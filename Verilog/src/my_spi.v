==> flow/design.v <==
module spi(clk, start, miso, bus_in, done, sclk, mosi, ss, bus_out);
parameter [31:0] input_width = 136;  
parameter [31:0] cycles_per_half_bit = 8;  
input clk;
input start;
input miso;
input [input_width - 1:0] bus_in;
output done;
output sclk;
output mosi;
output ss;
output [input_width - 1:0] bus_out;
wire clk;
wire start;
wire miso;
wire [input_width - 1:0] bus_in;
wire done;
wire sclk;
wire mosi;
wire ss;
wire [input_width - 1:0] bus_out;
reg sclk_reg = 1'b 1;
reg [input_width - 1:0] bus_in_reg = 0; reg [input_width - 1:0] bus_out_reg = 0;
reg [31:0] bit_counter = input_width;
reg [31:0] clk_counter = 0;
assign done = bit_counter < input_width ? 1'b 0 : 1'b 1;
assign sclk = sclk_reg;
assign mosi = bus_in_reg[input_width - 1];
assign ss = bit_counter < input_width ? 1'b 0 : 1'b 1;
assign bus_out = bus_out_reg;
always @(posedge clk) begin
    if((start == 1'b 1)) begin
      bus_in_reg <= bus_in;
      bit_counter <= 0;
      clk_counter <= 0;
    end
    else if((bit_counter < input_width)) begin
      if((clk_counter < (cycles_per_half_bit - 1))) begin
        clk_counter <= clk_counter + 1;
      end
      else begin
        if((sclk_reg == 1'b 0)) begin
          bus_in_reg[input_width - 1:1] <= bus_in_reg[input_width - 2:0];
          bit_counter <= bit_counter + 1;
        end
        else begin
          bus_out_reg[input_width - 1:1] <= bus_out_reg[input_width - 2:0];
          bus_out_reg[0] <= miso;
        end
        clk_counter <= 0;
        sclk_reg <=  ~sclk_reg;
      end
    end
  end
endmodule
Reports on spi. What the tools print for spi, step after step. Lines are those of the file above, counted from 1. Operators carry their Yosys type and port widths (W data, S select, Z words). Not given: n/a

Top module: spi. Clock port: clk. Cell library: sky130hd. Library corner: tt_025C_1v80.

Word-level counts. Source: Yosys, flattened and elaborated, memories not mapped. Widths are those after wreduce. Registers that Yosys merges into a memory's read port (data or address) are not register bits. Print and check cells do not count. Equal cells are merged and count once.

Under flip-flop bits (word level) stands 337. The entry for input bits reads 139. The entry for output and inout bits reads 140. Under word-level cells stands 27.

Add/sub/neg operators: 2. The entry for order comparisons reads 2. Under eq/ne operators stands 2. The entry for mux-type cells reads 6. For bitwise logic cells the number is 3. The figure for reduce/logical cells is 5.

Operators by type and width (number): $mux W135 (4); $add A32 B1 Y32 const B (2); $lt A32 B3 Y1 const B (1); $lt A32 B8 Y1 const B (1); $mux W32 (1); $reduce_and A3 Y1 (3); $ne A2 B2 Y1 const B (2); $reduce_and A4 Y1 (1); $not A1 Y1 (3); $reduce_bool A2 Y1 (1); $mux W1 (1).

Logic depth. Depth = most cells in a row (Yosys ltp): at word level without a register or memory, in the mapped netlist without a sequential cell, where the memories' decode and read muxes count.

The entry for word-level depth reads 4. The figure for ABC_AREA is 0. Under gate-level depth with buffers stands 8. The figure for mapped depth without buffers is 6.

Netlist. Yosys stat after the flow's synthesis: flattened, memories mapped to cells. It holds for the ABC_AREA given above (unset counts as 0); a run with the other value may have another netlist. Totals and module areas in this step are rounded.

For cells in the netlist the number is 693. Cell area after synthesis: 12320 sq um. Under sequential area stands 9479 sq um. The entry for mapped flip-flops reads 337. Under buffer cells stands 27.

Cell types: sky130_fd_sc_hd__edfxtp_1 (number 273, total area 8.2E+03 sq um); sky130_fd_sc_hd__mux2_2 (number 137, total area 1542.73 sq um); sky130_fd_sc_hd__dfxtp_1 (number 64, total area 1.28E+03 sq um); sky130_fd_sc_hd__nor2b_1 (number 28, total area 175.168 sq um); sky130_fd_sc_hd__nor2_1 (number 25, total area 93.84 sq um); sky130_fd_sc_hd__a21oi_1 (number 17, total area 85.082 sq um); sky130_fd_sc_hd__clkbuf_1 (number 19, total area 71.318 sq um); sky130_fd_sc_hd__nor4_1 (number 11, total area 68.816 sq um); sky130_fd_sc_hd__o21a_1 (number 8, total area 60.058 sq um); sky130_fd_sc_hd__nand4_1 (number 9, total area 56.304 sq um); sky130_fd_sc_hd__nor3_1 (number 10, total area 50.048 sq um); sky130_fd_sc_hd__and4_1 (number 5, total area 43.792 sq um); sky130_fd_sc_hd__nand2_1 (number 11, total area 41.29 sq um); sky130_fd_sc_hd__nand3_1 (number 8, total area 40.038 sq um); sky130_fd_sc_hd__nor4_2 (number 3, total area 37.536 sq um); sky130_fd_sc_hd__o31ai_1 (number 5, total area 37.536 sq um); sky130_fd_sc_hd__or4_1 (number 5, total area 37.536 sq um); sky130_fd_sc_hd__a41oi_1 (number 4, total area 35.034 sq um).

Other cell types: 25; their cells: 51.

Timing after synthesis. Source: OpenSTA report_checks on the synthesized netlist (no wires, ideal clock, input and output delay 20% of the period each), path of least setup slack; recovery checks are left aside. Register names are those of the netlist, which keeps one name where synthesis merged equal registers.

Path kind: input-to-reg. From: in start. To: reg bus_out_reg[0]. Under clock period stands 23.5 ns. The figure for input delay is 4.700 ns. The entry for library setup time reads 0.799 ns. The entry for time at the first pin reads 4.700 ns. Under arrival stands 14.320 ns. Under data required time stands 22.701 ns. For slack the number is 8.381 ns. Under path delay stands 10.419 ns. For driving pins on the path the number is 3. Path buffers: 2. The figure for synthesis period reached is 15.119 ns.

"path delay" is the arrival time less input delay plus setup time. "driving pins on the path": output pins that drive a net of the path, with the launching flip-flop's if there is one; two outputs of one cell count as two. "synthesis period reached" = period - worst setup slack (recovery checks aside). The figure is calculated, with input and output delays left at 20% of the set period. Between the ends stands the longest chain of elaborated cells between them, by number of cells; it is not shown to be the way that was timed. Of several equally long chains one is given. Each line given opens the expression or statement behind the cell; cells for indexed reads and writes are added by Yosys, which also makes memories of some case tables.

Path through: sky130_fd_sc_hd__clkbuf_1 sky130_fd_sc_hd__buf_1 sky130_fd_sc_hd__nor3_1. Under cells in the longest elaborated chain stands 2. The figure for elaborated cells on any way between the ends is 2. The entry for RTL lines with such cells reads 0. Classes of those cells: 1 x logic; 1 x reduce/logical.

Ends and longest elaborated chain, after synthesis: start, declared (RTL line 5) `input start;`; $not A1 Y1; $reduce_and A4 Y1; end, assigned (RTL line 48) `bus_out_reg[0] <= miso;`; end, declared (RTL line 23) `reg [input_width - 1:0] bus_in_reg = 0; reg [input_width - 1:0] bus_out_reg = 0;`.

Path in the finished layout. Path of least setup slack in the final report of run 1 (OpenROAD, finished layout, wires in). Where an end is a register, its clock arrival counts in the times.

Path kind: reg-to-output. From: reg bit_counter[23]. To: out done. Under clock period stands 25.1 ns. The figure for external output delay is 5.02 ns. The entry for time at the first pin reads 0.52 ns. Under arrival stands 2.55 ns. Under data required time stands 20.08 ns. For slack the number is 17.53 ns. For driving pins on the path the number is 6. Path buffers: 1.

Between the ends stands the longest chain of elaborated cells between them, by number of cells; it is not shown to be the way that was timed. Of several equally long chains one is given.

Path through: sky130_fd_sc_hd__dfxtp_1 sky130_fd_sc_hd__nor4_1 sky130_fd_sc_hd__nand4_2 sky130_fd_sc_hd__nor2_1 sky130_fd_sc_hd__inv_1 sky130_fd_sc_hd__clkdlybuf4s50_1. Under cells in the longest elaborated chain stands 2. The figure for elaborated cells on any way between the ends is 2. Classes of those cells: 1 x compare; 1 x mux.

Ends and longest elaborated chain, after layout: start, declared (RTL line 24) `reg [31:0] bit_counter = input_width;`; start, assigned (RTL line 34) `bit_counter <= 0;`; start, assigned (RTL line 44) `bit_counter <= bit_counter + 1;`; $lt A32 B8 Y1 (RTL line 26) `assign done = bit_counter < input_width ? 1'b 0 : 1'b 1;`; $mux W1 (RTL line 26); end, declared (RTL line 8) `output done;`.

Ticket comment

Top module spi; platform sky130hd; tools Yosys and OpenROAD; 2 stored runs in no particular order. Input and output delays are each 20% of the period that was set; the output load is 0.01 pF. "period achieved" = clock period - worst setup slack. The figure is calculated, with input and output delays left at 20% of the set period. Values from the reports are rounded here.

Files of run 1:
==> flow/run.sh <==
#!/bin/bash
# the make line also repeats the synthesis and layout settings of config.mk as NAME=value (left out here)
make -C /OpenROAD-flow-scripts/flow DESIGN_CONFIG=/design/flow/config.mk WORK_HOME=/design/flow/orfs CLKGATE_MAP_FILE= finish
==> flow/config.mk <==
export PLATFORM = sky130hd
export DESIGN_NAME = spi
export DESIGN_NICKNAME = spi
export VERILOG_FILES = /design/flow/design.v
export SDC_FILE = /design/flow/constraint.sdc
export NUM_CORES = 4
export LEC_CHECK = 0
export CAP_MARGIN = 20
export CORE_MARGIN = 2
export CORE_UTILIZATION = 40
export SLEW_MARGIN = 20
==> flow/constraint.sdc <==
create_clock -name core_clock -period 25.1 [get_ports {clk}]
set_input_delay 5.0200 -clock core_clock [delete_from_list [all_inputs] [get_ports {clk}]]
set_output_delay 5.0200 -clock core_clock [all_outputs]
set_load 0.01 [all_outputs]

Results of run 1. The standard-cell area after layout is 16,700 sq um. For the area of the die the run shows 32,210 sq um. For the setup slack of the critical path the run shows 17.53 ns. For the period achieved the run shows 7.573 ns. For the post-route setup TNS the run shows 0.000 ns. The chip area in the Yosys report stands at 12,320 sq um.

Files of run 2:
==> flow/run.sh <==
#!/bin/bash
# the make line also repeats the synthesis and layout settings of config.mk as NAME=value (left out here)
make -C /OpenROAD-flow-scripts/flow DESIGN_CONFIG=/design/flow/config.mk WORK_HOME=/design/flow/orfs CLKGATE_MAP_FILE= finish
==> flow/config.mk <==
export PLATFORM = sky130hd
export DESIGN_NAME = spi
export DESIGN_NICKNAME = spi
export VERILOG_FILES = /design/flow/design.v
export SDC_FILE = /design/flow/constraint.sdc
export NUM_CORES = 4
export LEC_CHECK = 0
export CAP_MARGIN = 10
export CELL_PAD_IN_SITES_DETAIL_PLACEMENT = 1
export CORE_MARGIN = 2
export CORE_UTILIZATION = 60
export HOLD_SLACK_MARGIN = 0.08
export MAX_ROUTING_LAYER = met5
export PLACE_DENSITY = 0.59
export SLEW_MARGIN = 20
==> flow/constraint.sdc <==
create_clock -name core_clock -period 16.5 [get_ports {clk}]
set_input_delay 3.3000 -clock core_clock [delete_from_list [all_inputs] [get_ports {clk}]]
set_output_delay 3.3000 -clock core_clock [all_outputs]
set_load 0.01 [all_outputs]

Outcome of run 2: no final report: placement broke off with DPL-0033.
