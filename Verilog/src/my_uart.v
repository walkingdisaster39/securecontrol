==> flow/design.v <==
module uart( clk, start, bus_in, done, serial_out);
parameter [31:0] input_width = 48;  
parameter [31:0] cycles_per_bit = 391;  
input clk;
input start;
input [input_width - 1:0] bus_in;
output done;
output serial_out;
wire clk;
wire start;
wire [input_width - 1:0] bus_in;
wire done;
wire serial_out;
reg [input_width - 1:0] bus_reg = 0;
reg [2:0] byte_counter = (input_width / 8) + 1;;
reg [3:0] bit_counter = 9;
reg [8:0] clk_counter = 0;
  assign done = byte_counter == 1'b 0 ? 1'b 1 : 1'b 0;
  assign serial_out = (bit_counter == 9 || byte_counter == 1'b 0) ? 1'b 1 : bit_counter == 0 ? 1'b 0 : bus_reg[0];
always @(posedge clk) begin
    if((start == 1'b 1)) begin
      bus_reg <= bus_in;
      byte_counter <= 0;
      bit_counter <= 0;
      clk_counter <= 0;
    end
    else if((byte_counter < 1'b 1)) begin
      if((clk_counter < (cycles_per_bit - 1))) begin
        clk_counter <= clk_counter + 1;
      end
      else begin
        clk_counter <= 0;
        if((bit_counter > 0 && bit_counter < 9)) begin
          bus_reg[input_width - 2:0] <= bus_reg[input_width - 1:1];
        end
        if((bit_counter < 9)) begin
          bit_counter <= bit_counter + 1;
        end
        else begin
          bit_counter <= 0;
          byte_counter <= byte_counter + 1;
        end
      end
    end
  end
endmodule
Reports on uart --
What the tools print for uart, step after step. Lines are those of the file above, counted from 1. Cell names lack the library's common part. A cell with - has no value.
Inputs: top module uart, clock clk, library sky130hd, corner tt_025C_1v80

After elaboration --
Yosys after proc, flatten, opt, wreduce and memory -nomap, before mapping. Memory bits, and registers merged into a memory's read port (data or address), are not among the register bits. Print and check cells are not counted. Equal cells are merged and count once.
Cells by class: multiplexer cells 9, reduce/logical cells 9, bitwise logic cells 2, $add $sub $neg 3, $lt $le $gt $ge 4, equal/unequal tests 2
Operator list (count):
- 2-to-1 mux 47 bit | 4
- adder 9 x 1 -> 9 bit with constant B | 1
- < comparator 9 bit with constant B | 1
- 2-to-1 mux 9 bit | 1
- AND reduction 3 bit | 2
- nonzero test 2 bit | 2
- adder 4 x 1 -> 4 bit with constant B | 1
- > comparator 4 x 1 -> 1 bit with constant B | 1
- < comparator 4 bit with constant B | 1
- == test 4 bit with constant B | 1
- logical NOT 4 bit | 1
- 2-to-1 mux 4 bit | 1
- adder 3 x 1 -> 3 bit with constant B | 1
- < comparator 3 x 1 -> 1 bit with constant B | 1
- logical NOT 3 bit | 1
- 2-to-1 mux 1 bit | 3
- NOT 1 bit | 2
- inequality test 2 bit with constant B | 1
- AND reduction 2 bit | 1
- logical AND 1 bit | 1
- logical OR 1 bit | 1
Word-level totals: register bits 64, cells after elaboration 34, input port bits 50

Longest topological paths --
Longest topological path by Yosys (ltp), each cell counted once; first at word level (registers and memories cut), then after technology mapping (sequential cells cut; the memories' decode and read muxes count).
Depth: depth in word-level cells 6, ABC_AREA 0, mapped depth 6, mapped depth without buffers 6

Synthesis result --
Yosys stat after the flow's synthesis: flattened, memories mapped to cells. It holds for the ABC_AREA given above (unset counts as 0); a run with the other value may have another netlist.
Mapped netlist: synthesis area 2846.5 µm², mapped flip-flops 64, sequential part of the area 1761.7 µm², buffers 9, mapped cells 200
Cells by type:
- edfxtp_1 | count 48, total area 1.44E+03 µm²
- mux2_2 | count 47, total area 529.258 µm²
- dfxtp_1 | count 16, total area 320.307 µm²
- ha_1 | count 6, total area 75.072 µm²
- nor2_1 | count 12, total area 45.043 µm²
- xor2_1 | count 4, total area 35.034 µm²
- nand2b_1 | count 5, total area 31.28 µm²
- nand4_1 | count 5, total area 31.28 µm²
- a21oi_1 | count 6, total area 30.029 µm²
- clkbuf_1 | count 7, total area 26.275 µm²
- inv_1 | count 7, total area 26.275 µm²
- nand2_1 | count 7, total area 26.275 µm²
- xnor2_1 | count 3, total area 26.275 µm²
- a211oi_4 | count 1, total area 20.019 µm²
- a31o_2 | count 2, total area 17.517 µm²
- nand3_1 | count 3, total area 15.014 µm²
- nor4_1 | count 2, total area 12.512 µm²
- nor4_2 | count 1, total area 12.512 µm²
Other cell types: 16; their cells: 18.

Timing after synthesis --
Source: OpenSTA report_checks on the synthesized netlist (no wires, ideal clock, input and output delay 20% of the period each), path of least setup slack; recovery checks are left aside. Register names are those of the netlist, which keeps one name where synthesis merged equal registers.
Path post-synthesis: path kind input-to-reg, start in start, end reg bus_reg[0], data required time 3.473 ns, data arrival time 1.963 ns, library setup time 0.387 ns, period 3.86 ns, delay of the path 1.578 ns, path buffers 2, driving pins on the path 3, path slack 1.510 ns, time at the first pin 0.772 ns, synthesis period reached 2.35 ns
"delay of the path" is the arrival time less input delay plus setup time. "driving pins on the path": output pins that drive a net of the path, with the launching flip-flop's if there is one; two outputs of one cell count as two. "synthesis period reached" is the clock period less the worst setup slack; recovery checks do not enter. This is arithmetic on one report: input and output delays are still those of the set period (20% each). The rows between start and end are the longest chain of elaborated cells between them; the timing report does not say that the signal goes this way. Where chains are equally long, one stands for them. A line is the first line of the expression or statement that the cell stems from. Yosys adds cells for indexed reads and writes and turns some case tables into memories. The path ends at the enable pin of a flip-flop; only ways to that pin are counted.
On the way, post-synthesis: path through clkbuf_1 > clkbuf_1 > a31o_2, length of the longest elaborated chain 2, elaborated cells between the ends (all ways) 4, classes of those cells 1 x eq/ne; 3 x reduce/logical
Ends and longest elaborated chain, post-synthesis:
- start: declaration | line 5 | input start;
- nonzero test 2 bit
- AND reduction 3 bit
- end: assignment | line 22 | bus_reg <= bus_in;
- end: assignment | line 34 | bus_reg[input_width - 2:0] <= bus_reg[input_width - 1:1];
- end: declaration | line 14 | reg [input_width - 1:0] bus_reg = 0;

Path in the finished layout --
From the final timing report of stored run 1: the path of least setup slack in the routed layout; clock arrival at registers is part of the times.
Path after layout: path kind reg-to-reg, start reg byte_counter[0], end reg bus_reg[16], driving pins on the path 6, period 1.5 ns, time at the first pin 0.33 ns, library setup time 0.28 ns, path buffers 2, data arrival time 1.74 ns, path slack -0.19 ns, data required time 1.54 ns
The rows between start and end are the longest chain of elaborated cells between them; the timing report does not say that the signal goes this way. Where chains are equally long, one stands for them. The path ends at the enable pin of a flip-flop; only ways to that pin are counted.
On the way, after layout: path through dfxtp_2 > or3_4 > a211oi_4 > a31o_4 > buf_12 > buf_16, length of the longest elaborated chain 3, elaborated cells between the ends (all ways) 3, classes of those cells 1 x compare; 2 x reduce/logical
Ends and longest elaborated chain, after layout:
- start: declaration | line 15 | reg [2:0] byte_counter = (input_width / 8) + 1;;
- start: assignment | line 23 | byte_counter <= 0;
- start: assignment | line 41 | byte_counter <= byte_counter + 1;
- < comparator 3 x 1 -> 1 bit | line 27 | else if((byte_counter < 1'b 1)) begin
- nonzero test 2 bit
- AND reduction 3 bit
- end: assignment | line 22 | bus_reg <= bus_in;
- end: assignment | line 34 | bus_reg[input_width - 2:0] <= bus_reg[input_width - 1:1];
- end: declaration | line 14 | reg [input_width - 1:0] bus_reg = 0;

==> results <==
Measured data: module uart, platform sky130hd, 2 stored runs of the flow under differing settings, order arbitrary. Input and output delays are each 20% of the period that was set; the output load is 0.01 pF.
"clock period reached" is the run's clock period less its worst setup slack. It is reckoned from that one timing run; input and output delays stay at 20% of the period that was set.

* Stored run 1 | settings: period_ns 1.5; CORE_UTILIZATION 19; PLACE_DENSITY 0.38; CORE_ASPECT_RATIO 0.65; CTS_CLUSTER_SIZE 97; SLEW_MARGIN 40; CAP_MARGIN 20; CORE_MARGIN 2 | results: synthesized cell area 2846.5 µm²; die footprint 15999.1 µm²; utilization of the finished layout 29.5%; setup slack of the worst path -0.194 ns; total negative setup slack -8.044 ns; clock period reached 1.694 ns
* Stored run 2 | settings: period_ns 3.11; CAP_MARGIN 20; CORE_MARGIN 2; CORE_UTILIZATION 40; SLEW_MARGIN 20 | results: synthesized cell area 2846.5 µm²; die footprint 7806.6 µm²; utilization of the finished layout 53.2%; setup slack of the worst path 0.601 ns; total negative setup slack 0.000 ns; clock period reached 2.509 ns
